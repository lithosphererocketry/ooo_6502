==> flow/design.v <==
module multi_fifo #(
        parameter DATA_WIDTH = 32,
        parameter PUSH_WIDTH = 4,
        parameter ELEMENTS = 15
    ) (
        input clk,
        input rst,
        input [DATA_WIDTH*PUSH_WIDTH-1:0] din,
        input [$clog2(PUSH_WIDTH):0] din_valid_ct,
        output [$clog2(PUSH_WIDTH):0] din_ready_ct,
        output [DATA_WIDTH-1:0] dout,
        output dout_valid,
        input dout_ready
    );
    localparam SLOTS = ELEMENTS+1;
    localparam ADDR_WIDTH = $clog2(SLOTS);
    reg [ADDR_WIDTH-1:0] read_ptr, write_ptr;
    task reset; begin
        read_ptr <= 0;
        write_ptr <= 0;
    end endtask
    reg [DATA_WIDTH-1:0] buffer [0:SLOTS-1];
    wire empty = (read_ptr == write_ptr);
    wire [ADDR_WIDTH-1:0] available = (read_ptr > write_ptr) ? (read_ptr - write_ptr - 1)
            : ELEMENTS - write_ptr + read_ptr;
    assign din_ready_ct = (available >= PUSH_WIDTH) ? PUSH_WIDTH : available;
    wire [$clog2(PUSH_WIDTH):0] num_pushes =
            din_valid_ct > din_ready_ct ? din_ready_ct : din_valid_ct;
    assign dout = empty ? din[DATA_WIDTH-1:0] : buffer[read_ptr];
    assign dout_valid = empty ? (din_valid_ct > 0) : 1;
    initial reset();
    integer i;
    reg [ADDR_WIDTH-1:0] write_ptr_temp;
    always @(posedge clk) if(rst) reset(); else begin
        write_ptr_temp = write_ptr;
        for(i = 0; i < PUSH_WIDTH; i = i + 1) if(i < num_pushes) begin
            buffer[write_ptr_temp] <= din[i*DATA_WIDTH +: DATA_WIDTH];
            write_ptr_temp = (write_ptr_temp == SLOTS-1) ? 0 : write_ptr_temp + 1;
        end
        write_ptr <= write_ptr_temp;
        if(dout_ready & dout_valid) begin
            read_ptr <= (read_ptr == ELEMENTS) ? 0 : read_ptr + 1;
        end
    end
endmodule
Tool chain data of multi_fifo
Tool output for the design above, in the order of the flow.
Line numbers count from 1 in the design file above.
Operators: Yosys type, input widths -> output width; for muxes data width and select width s.
Cell names lack the library's common part.
Not given: n/a
Set-up
  top: multi_fifo
  clock input: clk
  library: sky130hd
  corner: tt_025C_1v80

After elaboration
Counts by Yosys on the flattened word-level netlist (proc, flatten, opt, wreduce; memories kept). Register bits leave out memories and registers merged into their read ports (data or address); mux counts leave out enables and synchronous resets folded into registers. Print and check cells are left out. Cells with the same type and inputs are merged into one.
Yosys's memory passes give these memory sizes; they may raise the number of words (mostly to a power of two), join words into wider ones and drop unused or constant bits.
Storage and ports
  register bits: 8
  latch bits: 0
  bits in writable memories: 512
  bits in read-only memories: 0
  word width x clocked read ports: 0
  memories kept: 1
  elaborated cells: 68
Memories
  buffer: depth 16, width 32, rd ports 1, wr ports 4, RTL line 22  | reg [DATA_WIDTH-1:0] buffer [0:SLOTS-1];
Operators by class
  add/subtract/negate cells: 9
  multiply operators: 0
  divide/modulo/power cells: 0
  order comparisons: 8
  equality and inequality tests: 6
  shifts and indexed selects: 0
  muxes and demuxes: 41
  bitwise operators: 1
  reduce/logical cells: 0
Operators by type and width (count)
  $mux 32: 9
  $mux 4: 21
  $add 4x1->4 const B: 5
  $eq 4x4->1 const B: 5
  $mux 1: 9
  $lt 1x3->1 const A: 2
  $lt 2x3->1 const A: 2
  $mux 3: 2
  $sub 4x2->4 const B: 1
  $ge 4x3->1 const B: 1
  $add 4x4->4: 1
  $sub 4x4->4: 1
  $sub 4x4->4 const A: 1
  $gt 4x4->1: 1
  $eq 4x4->1: 1
  $gt 3x1->1 const B: 1
  $gt 3x3->1: 1
  $and 1x1->1: 1

Depth
Longest topological path by Yosys (ltp), each cell counted once; first at word level (registers and memories cut), then after technology mapping (sequential cells cut; the memories' decode and read muxes count).
Depth
  depth after elaboration: 21
  ABC_AREA: 0
  mapped depth: 30
  gate-level depth less buffers: 27

Mapped cells and area
The flow's flattened synthesis, as Yosys stat reports it; memories are mapped. The netlist is that of the ABC_AREA named above (0 if unset); the other value can give another one.
Totals and module areas in this step are rounded.
Mapped netlist
  standard cells after synthesis: 2839
  synthesis area: 0.04084 sq mm
  mapped flip-flops: 520
  buffers: 336
Cell types
  mux2_2: count 1401, total area 1.58E+04 sq um
  edfxtp_1: count 512, total area 1.54E+04 sq um
  mux4_2: count 158, total area 3.56E+03 sq um
  mux2_4: count 106, total area 1.59E+03 sq um
  clkbuf_1: count 193, total area 724.445 sq um
  mux2_1: count 64, total area 720.691 sq um
  buf_2: count 88, total area 440.422 sq um
  buf_6: count 37, total area 416.65 sq um
  ha_1: count 23, total area 287.776 sq um
  nor3_2: count 21, total area 210.202 sq um
  nand2_1: count 43, total area 161.405 sq um
  dfxtp_1: count 8, total area 160.154 sq um
  or3_1: count 19, total area 118.864 sq um
  nor3_4: count 7, total area 113.859 sq um
  inv_1: count 20, total area 75.072 sq um
  a21oi_1: count 12, total area 60.058 sq um
  buf_4: count 7, total area 52.55 sq um
  mux4_1: count 2, total area 52.55 sq um
Other cell types: 47; their cells: 118.

Timing after synthesis
OpenSTA on the mapped netlist: ideal clock, no wires. The path of least setup slack (recovery checks aside). Input and output delay are each 20% of the period. Register names are those of the netlist, which keeps one name where synthesis merged equal registers.
Path post-synthesis
  path type: register to register
  start: reg read_ptr[1]
  end: mem buffer[2][0]
  clock period: 9.51 ns
  setup time: 0.629 ns
  data arrival time: 7.434 ns
  required time: 8.881 ns
  setup slack: 1.447 ns
  delay of the path: 8.063 ns
  stages: 29
  path buffers: 6
  period reached after synthesis: 8.063 ns
"delay of the path" = arrival - input delay + setup time.
"stages": output pins that drive a net of the path, with the launching flip-flop's if there is one; two outputs of one cell count as two.
"period reached after synthesis" is the clock period less the worst setup slack; recovery checks do not enter. This is arithmetic on one report: input and output delays are still those of the set period (20% each).
The rows between start and end are the longest chain of elaborated cells between them; the timing report does not say that the signal goes this way. Where chains are equally long, one stands for them.
A line is the first line of the expression or statement that the cell stems from. Yosys adds cells for indexed reads and writes and turns some case tables into memories.
Only ways into the end's enable, where the timed path ends, are counted here.
On the way, post-synthesis
  cell sequence: dfxtp_1 -> clkbuf_1 -> clkbuf_1 -> clkbuf_1 -> inv_1 -> fa_1 -> xor2_1 -> o21ai_4 -> or2_2 -> ha_1 -> nand3b_1 -> nand2_1 -> mux2_2 -> buf_6 -> nor3_1 -> mux2_2 -> ha_1 -> xor2_1 -> o21ai_0 -> a21oi_1 -> a2111oi_0 -> o31ai_1 -> inv_1 -> ha_1 -> nand2_1 -> or3_1 -> buf_2 -> buf_2 -> nand4_1
  length of the longest elaborated chain: 20
RTL lines, path post-synthesis
  start: declaration: RTL line 17  | reg [ADDR_WIDTH-1:0] read_ptr, write_ptr;
  start: assignment: RTL line 42  | read_ptr <= (read_ptr == ELEMENTS) ? 0 : read_ptr + 1;
  $sub 4x4->4: RTL line 24  | wire [ADDR_WIDTH-1:0] available = (read_ptr > write_ptr) ? (read_ptr - write_ptr - 1)
  $sub 4x2->4: RTL line 24
  $mux 4: RTL line 24
  $ge 4x3->1: RTL line 26  | assign din_ready_ct = (available >= PUSH_WIDTH) ? PUSH_WIDTH : available;
  $mux 3: RTL line 26
  $gt 3x3->1: RTL line 28  | din_valid_ct > din_ready_ct ? din_ready_ct : din_valid_ct;
  $mux 3: RTL line 28
  [... 6 more ...]
  $mux 4: RTL line 34  | always @(posedge clk) if(rst) reset(); else begin
  $add 4x1->4: RTL line 38  | write_ptr_temp = (write_ptr_temp == SLOTS-1) ? 0 : write_ptr_temp + 1;
  $mux 4: RTL line 38
  $mux 4: RTL line 36  | for(i = 0; i < PUSH_WIDTH; i = i + 1) if(i < num_pushes) begin
  $mux 4: RTL line 34
  $mux 4: RTL line 36
  $mux 4: RTL line 34
  end: declaration: RTL line 22  | reg [DATA_WIDTH-1:0] buffer [0:SLOTS-1];

Path in the finished layout
Path of least setup slack in the final report of entry A (OpenROAD, finished layout, wires in). Where an end is a register, its clock arrival counts in the times.
Path after layout
  path type: register to register
  start: reg read_ptr[2]
  end: mem buffer[6][15]
  clock period: 9.78 ns
  setup time: 0.25 ns
  data arrival time: 8.99 ns
  required time: 10.14 ns
  setup slack: 1.15 ns
  stages: 25
  path buffers: 1
The rows between start and end are the longest chain of elaborated cells between them; the timing report does not say that the signal goes this way. Where chains are equally long, one stands for them.
On the way, after layout
  cell sequence: dfxtp_4 -> ha_1 -> a21oi_1 -> and3_1 -> o21ai_4 -> or2_2 -> ha_1 -> nand3b_1 -> nand2_1 -> mux2_2 -> nor3_1 -> a21boi_0 -> inv_1 -> ha_1 -> xor2_1 -> o21ai_0 -> a21oi_1 -> a2111oi_0 -> o31ai_1 -> inv_1 -> ha_1 -> nand2_1 -> or3_2 -> buf_4 -> mux2_2
  length of the longest elaborated chain: 20
RTL lines, path after layout
  start: declaration: RTL line 17  | reg [ADDR_WIDTH-1:0] read_ptr, write_ptr;
  start: assignment: RTL line 42  | read_ptr <= (read_ptr == ELEMENTS) ? 0 : read_ptr + 1;
  $sub 4x4->4: RTL line 24  | wire [ADDR_WIDTH-1:0] available = (read_ptr > write_ptr) ? (read_ptr - write_ptr - 1)
  $sub 4x2->4: RTL line 24
  $mux 4: RTL line 24
  $ge 4x3->1: RTL line 26  | assign din_ready_ct = (available >= PUSH_WIDTH) ? PUSH_WIDTH : available;
  $mux 3: RTL line 26
  $gt 3x3->1: RTL line 28  | din_valid_ct > din_ready_ct ? din_ready_ct : din_valid_ct;
  $mux 3: RTL line 28
  [... 6 more ...]
  $mux 4: RTL line 34  | always @(posedge clk) if(rst) reset(); else begin
  $add 4x1->4: RTL line 38  | write_ptr_temp = (write_ptr_temp == SLOTS-1) ? 0 : write_ptr_temp + 1;
  $mux 4: RTL line 38
  $mux 4: RTL line 36  | for(i = 0; i < PUSH_WIDTH; i = i + 1) if(i < num_pushes) begin
  $mux 4: RTL line 34
  $mux 4: RTL line 36
  $mux 4: RTL line 34
  end: declaration: RTL line 22  | reg [DATA_WIDTH-1:0] buffer [0:SLOTS-1];

Top module multi_fifo; platform sky130hd; tools Yosys and OpenROAD; 2 stored runs in no particular order. Input and output delays are each 20% of the period that was set; the output load is 0.01 pF.
"period reached" means the clock period less the worst setup slack. The figure is calculated, with input and output delays left at 20% of the set period.
"critical path time": the worst setup path's part of the clock period (all of it between registers, 20% less for each end at a port) less its slack. A launch clock that arrives late makes it longer, a capture clock that arrives late makes it shorter.
The results are shown rounded.

==> entry A: settings <==
{ "period_ns": 9.78, "CORE_UTILIZATION": 48, "PLACE_DENSITY_LB_ADDON": 0.04, "CORE_MARGIN": 5, "CELL_PAD_IN_SITES_GLOBAL_PLACEMENT": 1, "TNS_END_PERCENT": 100, "MIN_ROUTING_LAYER": "met2", "MAX_ROUTING_LAYER": "met5", "CAP_MARGIN": 20, "SLEW_MARGIN": 20 }
==> entry A: results <==
period reached: 8.626 ns
worst setup slack after layout: 1.154 ns
area of the die: 0.09101 sq mm
setup TNS: 0.000 ns
area of the synthesized netlist: 0.04084 sq mm
utilization of the finished layout: 53.4 %
worst hold slack in the final report: 0.813 ns
critical path time: 8.63 ns
type of the worst setup path: register to register

==> entry B: settings <==
{ "period_ns": 12.9, "CORE_UTILIZATION": 33, "CORE_ASPECT_RATIO": 1.01, "CELL_PAD_IN_SITES_GLOBAL_PLACEMENT": 2, "CTS_CLUSTER_SIZE": 99, "CTS_CLUSTER_DIAMETER": 336, "MIN_ROUTING_LAYER": "met1", "CAP_MARGIN": 20, "CORE_MARGIN": 2, "SLEW_MARGIN": 20 }
==> entry B: results <==
period reached: 9.155 ns
worst setup slack after layout: 3.745 ns
area of the die: 0.1266 sq mm
setup TNS: 0.000 ns
area of the synthesized netlist: 0.04084 sq mm
utilization of the finished layout: 35.9 %
worst hold slack in the final report: 0.748 ns
critical path time: 6.58 ns
type of the worst setup path: input to register
