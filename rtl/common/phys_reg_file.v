==> flow/design.v <==
module phys_reg_file(
    input clk,
    input rst,
    input [5*12-1:0] read_addrs,
    input [5*5-1:0] write_addrs,
    input [8*5-1:0] write_vals,
    input [4:0] write_enable,
    output [8*12-1:0] read_vals
);
reg [30*8-1:0] regs;
task reset; begin
    regs <= {30*8-1{1'bx}};
end endtask
genvar k;
for(k = 0; k < 12; k = k + 1) begin
    assign read_vals[k*8 +: 8] = read_addrs[k*5 +: 5] == 0 ? 8'h00
                               : read_addrs[k*5 +: 5] == 1 ? 8'h01
                               : regs[(read_addrs[k*5 +: 5]-2)*8 +: 8];
end
integer i;
always @(negedge clk) if(rst) reset(); else begin
    for(i = 0; i < 5; i = i + 1) begin
        if(write_addrs[5*i +: 5] >= 2 & write_enable[i]) begin
            regs[8*(write_addrs[5*i +: 5]-2) +: 8] <= write_vals[8*i +: 8];
        end
    end
end
endmodule
Tool chain data of phys_reg_file
Tool output for the design above, in the order of the flow.
Lines are those of the file above, counted from 1.
Library cell names are shortened.
{ "design": {"top_module": "phys_reg_file", "clock_port": "clk", "cell_library": "sky130hd", "pvt_corner": "tt_025C_1v80"} }

Word level
Source: Yosys, flattened and elaborated, memories not mapped. Widths are those after wreduce; folded enables and synchronous resets count as part of the registers. Registers that Yosys merges into a memory's read port (data or address) are not register bits. Print and check cells do not count. Equal cells are merged and count once.
{ "op_classes": {"muxes": 34, "cmp": 5, "shift": 22, "n_eq": 12, "add_sub_neg": 22, "bitwise": 20, "reduce_logical": 12} }
{ "ops": {"columns": ["op", "n"], "rows": [
  ["variable part select 240 x 9 -> 8 bit", 12],
  ["two-way mux 240 bit", 9],
  ["bitwise AND 240 bit", 5],
  ["bitwise OR 240 bit", 5],
  ["NOT 240 bit", 5],
  ["variable shift 8 x 33 -> 240 bit", 5],
  ["variable shift 8 x 33 -> 240 bit (first input constant)", 5],
  ["two-way mux 239 bit", 1],
  ["two-way mux 8 bit", 24],
  ["negation 32 -> 33 bit", 5],
  ["subtractor 5 x 2 -> 6 bit (second input constant)", 17],
  ["== test 5 x 1 -> 1 bit (second input constant)", 12],
  ["logical NOT 5 bit", 12],
  ["greater-or-equal comparator 5 x 2 -> 1 bit (second input constant)", 5],
  ["bitwise AND 1 bit", 5]
]} }
{ "bits": {"in_bits": 132, "regBits": 240, "out_inout_bits": 96} }

Longest topological paths
Yosys ltp: most cells in a row. Word level: on the elaborated netlist, between registers, memories and ports. Mapped: between sequential cells and ports; inverters and the memories' decode and read muxes count.
{ "logic_depth": {"word_depth": 24, "ABC_AREA": 0, "mapped_depth": 18, "depth_no_buf": 14} }

Mapped cells and area
Yosys stat after the flow's synthesis: flattened, memories mapped to cells. It holds for the ABC_AREA given above (unset counts as 0); a run with the other value may have another netlist.
{ "by_type": {"columns": ["type", "n"], "rows": [
  ["mux4_2", 768],
  ["dfxtp_1", 240],
  ["mux2i_1", 360],
  ["clkbuf_1", 623],
  ["o21ai_0", 377],
  ["a21oi_1", 369],
  ["nand2_1", 421],
  ["o22ai_1", 203],
  ["o211ai_1", 168],
  ["nor2_1", 255],
  ["ha_1", 65],
  ["a211o_1", 87],
  ["inv_1", 196],
  ["o221a_2", 54],
  ["nand3_1", 116],
  ["a211oi_1", 68],
  ["buf_1", 135],
  ["mux2_2", 34]
]} }
Other cell types: 78; their cells: 762.
{ "synth_totals": {"synth_area_um2": 47600.7, "cells": 5301, "seqArea_um2": 4804.6, "flip_flops": 240} }

Design phys_reg_file on sky130hd. What follows are 2 stored runs of the flow, each under its own settings; their order means nothing. The constraints put input and output delay at 20% of the set period each and load the outputs with 0.01 pF.
"finish__power__total" is the tool's figure for a default switching activity; nothing was simulated.

settings of entry A
{
  "period_ns": 15.8,
  "SETUP_SLACK_MARGIN": 3.58,
  "CAP_MARGIN": 20,
  "CORE_MARGIN": 2,
  "CORE_UTILIZATION": 40,
  "SLEW_MARGIN": 20
}
report of entry A
yosys chip area after synthesis (um^2): 47600.7
finish__design__die__area: 121777.0
finish__design__instance__area__stdcell: 61261.3
finish__design__instance__utilization: 0.5188
finish__timing__setup__ws: 1.617
finish__timing__setup__tns: 0.000
finish__timing__hold__ws: 0.781
finish__power__total: 9.361e-03

settings of entry B
{
  "period_ns": 11.4,
  "CORE_UTILIZATION": 59,
  "PLACE_DENSITY_LB_ADDON": 0.01,
  "CORE_ASPECT_RATIO": 1.63,
  "CORE_MARGIN": 5,
  "CELL_PAD_IN_SITES_DETAIL_PLACEMENT": 1,
  "TNS_END_PERCENT": 95,
  "ABC_AREA": 0,
  "GPL_ROUTABILITY_DRIVEN": 0,
  "MIN_ROUTING_LAYER": "met2",
  "MAX_ROUTING_LAYER": "met4",
  "CAP_MARGIN": 20,
  "SLEW_MARGIN": 20
}
report of entry B: did not finish, cts, DPL-0033
